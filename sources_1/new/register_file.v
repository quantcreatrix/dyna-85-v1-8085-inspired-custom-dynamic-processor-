==> flow/design.v <==
`timescale 1ns / 1ps
module register_file(
    input clk, reset,
    input [7:0] data_in,
    input reg_we,
    input [2:0] reg_read_sel, reg_write_sel,
    output reg [7:0] data_out,
    output reg [15:0] hl_out
);
    parameter A = 3'b000, B = 3'b001, C = 3'b010, D = 3'b011, E = 3'b100, H = 3'b101, L = 3'b110, RESERVED = 3'b111; 
    reg [7:0] RA, RB, RC, RD, RE, RH, RL, RRESERVED;
    always @(posedge clk) begin 
        if (reset) begin
            RA <= 8'h00;
            RB <= 8'h00;
            RC <= 8'h00;
            RD <= 8'h00;
            RE <= 8'h00;
            RH <= 8'h00;
            RL <= 8'h00;
            RRESERVED <= 8'h00;
        end
        else if (reg_we) begin
            case (reg_write_sel)
                A: RA <= data_in;
                B: RB <= data_in;
                C: RC <= data_in;
                D: RD <= data_in;
                E: RE <= data_in;
                H: RH <= data_in;
                L: RL <= data_in;
                RESERVED: RRESERVED <= data_in;                
            endcase
        end
    end
    always @(*) begin    
        case (reg_read_sel)
            A: data_out = RA;
            B: data_out = RB;
            C: data_out = RC;
            D: data_out = RD;
            E: data_out = RE;
            H: data_out = RH;
            L: data_out = RL;
            RESERVED: data_out = RRESERVED;
        endcase
        hl_out = {RH, RL};
    end
endmodule
### Step by step through the tools: register_file

The steps from the RTL of register_file to its reports follow in flow order.
Line numbers count from 1 in the design file above.
Operators: Yosys type, input widths -> output width; for muxes data width and select width s.
Cell names lack the library's common part.
A cell with n/a has no value.

| inputs | value |
|---|---|
| top module | register_file |
| clock port | clk |
| cell library | sky130hd |
| corner | tt_025C_1v80 |

### After elaboration

Yosys after proc, flatten, opt, wreduce and memory -nomap, before mapping. Enables and synchronous resets that opt folds into registers are not counted as muxes. Memory bits, and registers merged into a memory's read port (data or address), are not among the register bits. Print and check cells are not counted. Equal cells are merged and count once.

| cells by class | value |
|---|---|
| mux-type cells | 1 |
| equal/unequal tests | 14 |
| reduce/logical cells | 10 |

Operators by type and width:

| kind | count |
|---|---|
| $pmux 8 s8 | 1 |
| $eq 3x3->1 const B | 8 |
| $reduce_and 2->1 | 8 |
| $eq 3x2->1 const B | 4 |
| $eq 3x1->1 const B | 2 |
| $logic_not 3->1 | 2 |

| word-level totals | value |
|---|---|
| input port bits | 17 |
| register bits | 64 |
| elaborated cells | 33 |

### Logic depth

Depth = most cells in a row (Yosys ltp): at word level without a register or memory, in the mapped netlist without a sequential cell, where the memories' decode and read muxes count.

| logic depth | value |
|---|---|
| depth in word-level cells | 2 |
| ABC_AREA | 0 |
| mapped depth | 5 |
| mapped depth without buffers | 3 |

### Netlist

Source: synth_stat.txt of the flow (Yosys; design flattened, memories mapped). It holds for the ABC_AREA given above (unset counts as 0); a run with the other value may have another netlist.
Totals and module areas in this step are rounded.

| mapped netlist | value |
|---|---|
| flip-flops | 64 |
| sequential part of the area | 1280 um^2 |
| chip area (Yosys) | 2950 um^2 |
| cells in the netlist | 351 |
| buffer cells | 36 |

Cell types:

| cell type | count | area in all (um^2) |
|---|---|---|
| dfxtp_1 | 64 | 1.28E+03 |
| mux2i_1 | 33 | 330.317 |
| nand2_1 | 87 | 326.563 |
| a21oi_1 | 41 | 205.197 |
| nor2_1 | 26 | 97.594 |
| o32a_1 | 7 | 70.067 |
| clkbuf_1 | 17 | 63.811 |
| o32ai_1 | 7 | 61.309 |
| buf_2 | 11 | 55.053 |
| nor2b_1 | 8 | 50.048 |
| a22o_1 | 5 | 43.792 |
| and4bb_1 | 3 | 37.536 |
| buf_4 | 5 | 37.536 |
| o22ai_1 | 6 | 37.536 |
| nand4b_1 | 4 | 35.034 |
| and4b_1 | 3 | 30.029 |
| inv_1 | 7 | 26.275 |
| nor4b_4 | 1 | 23.773 |

Other cell types: 14; their cells: 16.

### Path before layout

Source: OpenSTA report_checks on the synthesized netlist (no wires, ideal clock, input and output delay 20% of the period each), path of least setup slack; recovery checks are left aside. Register names are those of the netlist, which keeps one name where synthesis merged equal registers.

| timing path after synthesis | value |
|---|---|
| path kind | input port to output port |
| from | input port reg_read_sel[0] |
| to | output port data_out[3] |
| required time | 2.208 ns |
| data arrival time | 1.500 ns |
| period | 2.76 ns |
| path slack | 0.708 ns |
| stages | 5 |
| path delay | 0.948 ns |
| path buffers | 2 |
| period reached after synthesis | 2.052 ns |

"path delay" is the arrival time less input delay plus setup time.
A path that ends at an output port has no setup time.
"stages": output pins that drive a net of the path, with the launching flip-flop's if there is one; two outputs of one cell count as two.
"period reached after synthesis" = period - worst setup slack (recovery checks aside). The figure is calculated, with input and output delays left at 20% of the set period.
The rows between start and end are the longest chain of elaborated cells between them; the timing report does not say that the signal goes this way. Where chains are equally long, one stands for them.
Each line given opens the expression or statement behind the cell; cells for indexed reads and writes are added by Yosys, which also makes memories of some case tables.

| on the way, after synthesis | value |
|---|---|
| cell sequence | buf_4 -> and3b_1 -> buf_6 -> a22o_1 -> o32a_1 |
| length of the longest elaborated chain | 2 |
| elaborated cells on any way between the ends | 9 |

Ends and longest elaborated chain, after synthesis:

| what | line | source |
|---|---|---|
| start: declaration | 6 | `input [2:0] reg_read_sel, reg_write_sel,` |
| $eq 3x3->1 | 37 | `case (reg_read_sel)` |
| $pmux 8 s8 | 37 |  |
| end: declaration | 7 | `output reg [7:0] data_out,` |

### Timing after layout

From the final timing report of record 1: the path of least setup slack in the routed layout; clock arrival at registers is part of the times.

| timing path after layout | value |
|---|---|
| path kind | flip-flop to output port |
| from | register RE[5] |
| to | output port data_out[5] |
| path buffers | 1 |
| data arrival time | 1.41 ns |
| period | 0.883 ns |
| path slack | -0.70 ns |
| stages | 4 |
| required time | 0.71 ns |

The rows between start and end are the longest chain of elaborated cells between them; the timing report does not say that the signal goes this way. Where chains are equally long, one stands for them.

| on the way, after layout | value |
|---|---|
| cell sequence | dfxtp_1 -> a22o_1 -> o32a_1 -> buf_2 |
| length of the longest elaborated chain | 1 |
| elaborated cells on any way between the ends | 1 |

Ends and longest elaborated chain, after layout:

| what | line | source |
|---|---|---|
| start: declaration | 11 | `reg [7:0] RA, RB, RC, RD, RE, RH, RL, RRESERVED;` |
| start: assignment | 18 | `RE <= 8'h00;` |
| start: assignment | 29 | `E: RE <= data_in;` |
| $pmux 8 s8 | 37 | `case (reg_read_sel)` |
| end: declaration | 7 | `output reg [7:0] data_out,` |

Memo
Re: implementation data of register_file

Measured data: module register_file, platform sky130hd, 2 stored runs of the flow under differing settings, order arbitrary. Input and output delays are each 20% of the period that was set; the output load is 0.01 pF.
"clock period achieved" means the clock period less the worst setup slack. The figure is calculated, with input and output delays left at 20% of the set period.
By "total design power" is meant OpenSTA's value without simulated activity: inputs other than the clock are taken to toggle once in ten clock periods, and the tool carries that through the logic.
The measured numbers are rounded.

#### Record 1

| setting | value |
|---|---|
| period_ns | `0.883` |
| CORE_UTILIZATION | `45` |
| SETUP_SLACK_MARGIN | `-0.07` |
| PLACE_DENSITY | `0.5` |
| CORE_ASPECT_RATIO | `0.86` |
| CORE_MARGIN | `6` |
| CELL_PAD_IN_SITES_DETAIL_PLACEMENT | `0` |
| GPL_TIMING_DRIVEN | `0` |
| GPL_ROUTABILITY_DRIVEN | `1` |
| SLEW_MARGIN | `0` |
| CAP_MARGIN | `20` |

| result | value |
|---|---|
| final utilization | 65.0% |
| total design power | 0.00596 W |
| overall die area | 8650 um^2 |
| chip area in the Yosys report | 2950 um^2 |
| standard-cell area after layout | 3980 um^2 |
| clock period achieved | 1.587 ns |
| setup slack of the worst path | -0.704 ns |

#### Record 2

| setting | value |
|---|---|
| period_ns | `1.6` |
| CORE_UTILIZATION | `17` |
| CAP_MARGIN | `20` |
| CORE_MARGIN | `2` |
| SLEW_MARGIN | `20` |

| result | value |
|---|---|
| final utilization | 25.8% |
| total design power | 0.00399 W |
| overall die area | 18400 um^2 |
| chip area in the Yosys report | 2950 um^2 |
| standard-cell area after layout | 4410 um^2 |
| clock period achieved | 1.811 ns |
| setup slack of the worst path | -0.211 ns |
