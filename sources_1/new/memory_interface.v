==> flow/design.v <==
`timescale 1ns / 1ps
module memory_interface(
    input clk, rst,
    input [15:0] pc_addr,
    input [15:0] hl_addr,
    input [7:0] reg_data_out,
    input mem_rd, mem_wr,
    input addr_sel,   
    output reg [7:0] mem_data_in,
    output reg [7:0] instruction_data,
    output reg [15:0] addr_bus,
    inout [7:0] data_bus,
    output reg rd_n, wr_n
);
reg [7:0] data_out_reg;
reg drive_bus;
assign data_bus = (drive_bus) ? data_out_reg : 8'bzzzz_zzzz;
always @(posedge clk or posedge rst) begin
    if (rst) begin
        addr_bus <= 16'h0000;
        data_out_reg <= 8'b00;
        drive_bus <= 1'b0;
        mem_data_in <= 8'b00;
        instruction_data <= 8'b00;
        rd_n <= 1'b1;
        wr_n <= 1'b1;
    end else begin
        rd_n <= 1'b1;
        wr_n <= 1'b1;
        drive_bus <= 1'b0;
        if (addr_sel)
            addr_bus <= hl_addr;
        else
            addr_bus <= pc_addr;
        if (mem_rd) begin
            rd_n <= 1'b0;
            drive_bus <= 1'b0;
            if (!addr_sel) 
                instruction_data <= data_bus;
            else
                mem_data_in <= data_bus;
        end 
        else if (mem_wr) begin
            wr_n <= 1'b0;
            data_out_reg <= reg_data_out;
            drive_bus <= 1'b1;
        end
    end
end
endmodule
* Tool chain data of memory_interface
What the tools print for memory_interface, step after step.
Line numbers count from 1 in the design file above.
Operators carry their Yosys type and port widths (W data, S select, Z words).
Cell names lack the library's common part.
Not given: -
- Top module :: memory_interface
- Clock input :: clk
- Standard-cell library :: sky130hd
- Timing corner :: tt_025C_1v80

* Elaborated design
Counts by Yosys on the flattened word-level netlist (proc, flatten, opt, wreduce; memories kept). Register bits leave out memories and registers merged into their read ports (data or address); mux counts leave out enables and synchronous resets folded into registers. Print and check cells are left out. Cells with the same type and inputs are merged into one.
- Elaborated cells :: 19
- Register bits :: 43
- Output and inout port bits :: 42
- Bits of input ports :: 45
- Mux-type cells :: 7
- Bitwise operators :: 2
- Reduce/logical cells :: 3
** Operators by type and width (number)
- $mux W16 :: 1
- $mux W8 :: 1
- $reduce_and A2 Y1 :: 3
- $mux W1 :: 5
- $not A1 Y1 :: 2

* Longest topological paths
Longest topological path by Yosys (ltp), each cell counted once; first at word level (registers and memories cut), then after technology mapping (sequential cells cut; the memories' decode and read muxes count).
- Depth after elaboration :: 2
- ABC_AREA :: 0
- Gate-level depth with buffers :: 4
- Gate-level depth less buffers :: 2

* Netlist
Yosys stat after the flow's synthesis: flattened, memories mapped to cells. It holds for the ABC_AREA given above (unset counts as 0); a run with the other value may have another netlist.
- Chip area (Yosys) :: 1610.3 sq um
- Sequential area :: 1053.5 sq um
- Buffer cells :: 4
- Mapped flip-flops :: 42
- Cell count :: 92
** Cells by type
- dfrtp_1 :: number 40, area in all 1000.96 sq um
- mux2_2 :: number 32, area in all 360.346 sq um
- mux2_4 :: number 8, area in all 120.115 sq um
- dfstp_2 :: number 2, area in all 52.55 sq um
- buf_6 :: number 3, area in all 33.782 sq um
- nand2b_4 :: number 1, area in all 13.763 sq um
- inv_1 :: number 3, area in all 11.261 sq um
- nand2_2 :: number 1, area in all 6.256 sq um
- nor2b_1 :: number 1, area in all 6.256 sq um
- buf_2 :: number 1, area in all 5.005 sq um

* Worst setup path after synthesis
Source: OpenSTA report_checks on the synthesized netlist (no wires, ideal clock, input and output delay 20% of the period each), path of least setup slack; recovery checks are left aside. Register names are those of the netlist, which keeps one name where synthesis merged equal registers.
- Path kind :: input to register
- Start point :: input addr_sel
- End point :: register instruction_data[0]
- Path buffers :: 2
- Data arrival time :: 0.875 ns
- Required time :: 0.925 ns
- Setup slack :: 0.050 ns
- Stages on the path :: 4
- Path delay :: 0.790 ns
- Input delay :: 0.210 ns
- Library setup time :: 0.125 ns
- Launch time at the first pin :: 0.210 ns
- Clock period :: 1.05 ns
- Synthesis period reached :: 1.0 ns
"path delay" is the arrival time less input delay plus setup time.
"stages on the path": output pins that drive a net of the path, with the launching flip-flop's if there is one; two outputs of one cell count as two.
"synthesis period reached" is the clock period less the worst setup slack; recovery checks do not enter. This is arithmetic on one report: input and output delays are still those of the set period (20% each).
Between the ends stands the longest chain of elaborated cells between them, by number of cells; it is not shown to be the way that was timed. Of several equally long chains one is given.
A line is the first line of the expression or statement that the cell stems from. Yosys adds cells for indexed reads and writes and turns some case tables into memories.
- Path through :: buf_6 -> nand2b_4 -> buf_6 -> mux2_4
- Length of the longest elaborated chain :: 2
- Elaborated cells on any way between the ends :: 2
- Source lines of those cells :: 0
- Classes of those cells :: logic (1); reduce/logical (1)
** Ends and longest elaborated chain, post-synthesis
- from (decl) :: line 8 : input addr_sel,
- $not A1 Y1
- $reduce_and A2 Y1
- to (assign) :: line 24 : instruction_data <= 8'b00;
- to (assign) :: line 39 : instruction_data <= data_bus;
- to (decl) :: line 10 : output reg [7:0] instruction_data,

# Flow runs of memory_interface

Below are 2 stored runs of the flow (Yosys, OpenROAD; platform sky130hd) on memory_interface, each with its settings, unordered. Constraints: input delay and output delay 20% of the set period each, output load 0.01 pF.

** Entry A
- Settings :: period_ns=0.975; CORE_UTILIZATION=54; PLACE_DENSITY=0.36; CORE_ASPECT_RATIO=0.51; CORE_MARGIN=2; CELL_PAD_IN_SITES_DETAIL_PLACEMENT=1; GPL_ROUTABILITY_DRIVEN=1; CTS_CLUSTER_DIAMETER=341; SLEW_MARGIN=30; MIN_ROUTING_LAYER=met1; CAP_MARGIN=20
- Outcome :: incomplete, placement halted on DPL-0033

** Entry B
- Settings :: period_ns=0.915; CORE_UTILIZATION=39; SETUP_SLACK_MARGIN=0.04; PLACE_DENSITY=0.35; CORE_ASPECT_RATIO=1.64; CELL_PAD_IN_SITES_DETAIL_PLACEMENT=2; GPL_TIMING_DRIVEN=0; GPL_ROUTABILITY_DRIVEN=1; CTS_CLUSTER_SIZE=49; CTS_CLUSTER_DIAMETER=367; CAP_MARGIN=0; SLEW_MARGIN=15; CORE_MARGIN=2
- Outcome :: incomplete, placement halted on DPL-0033
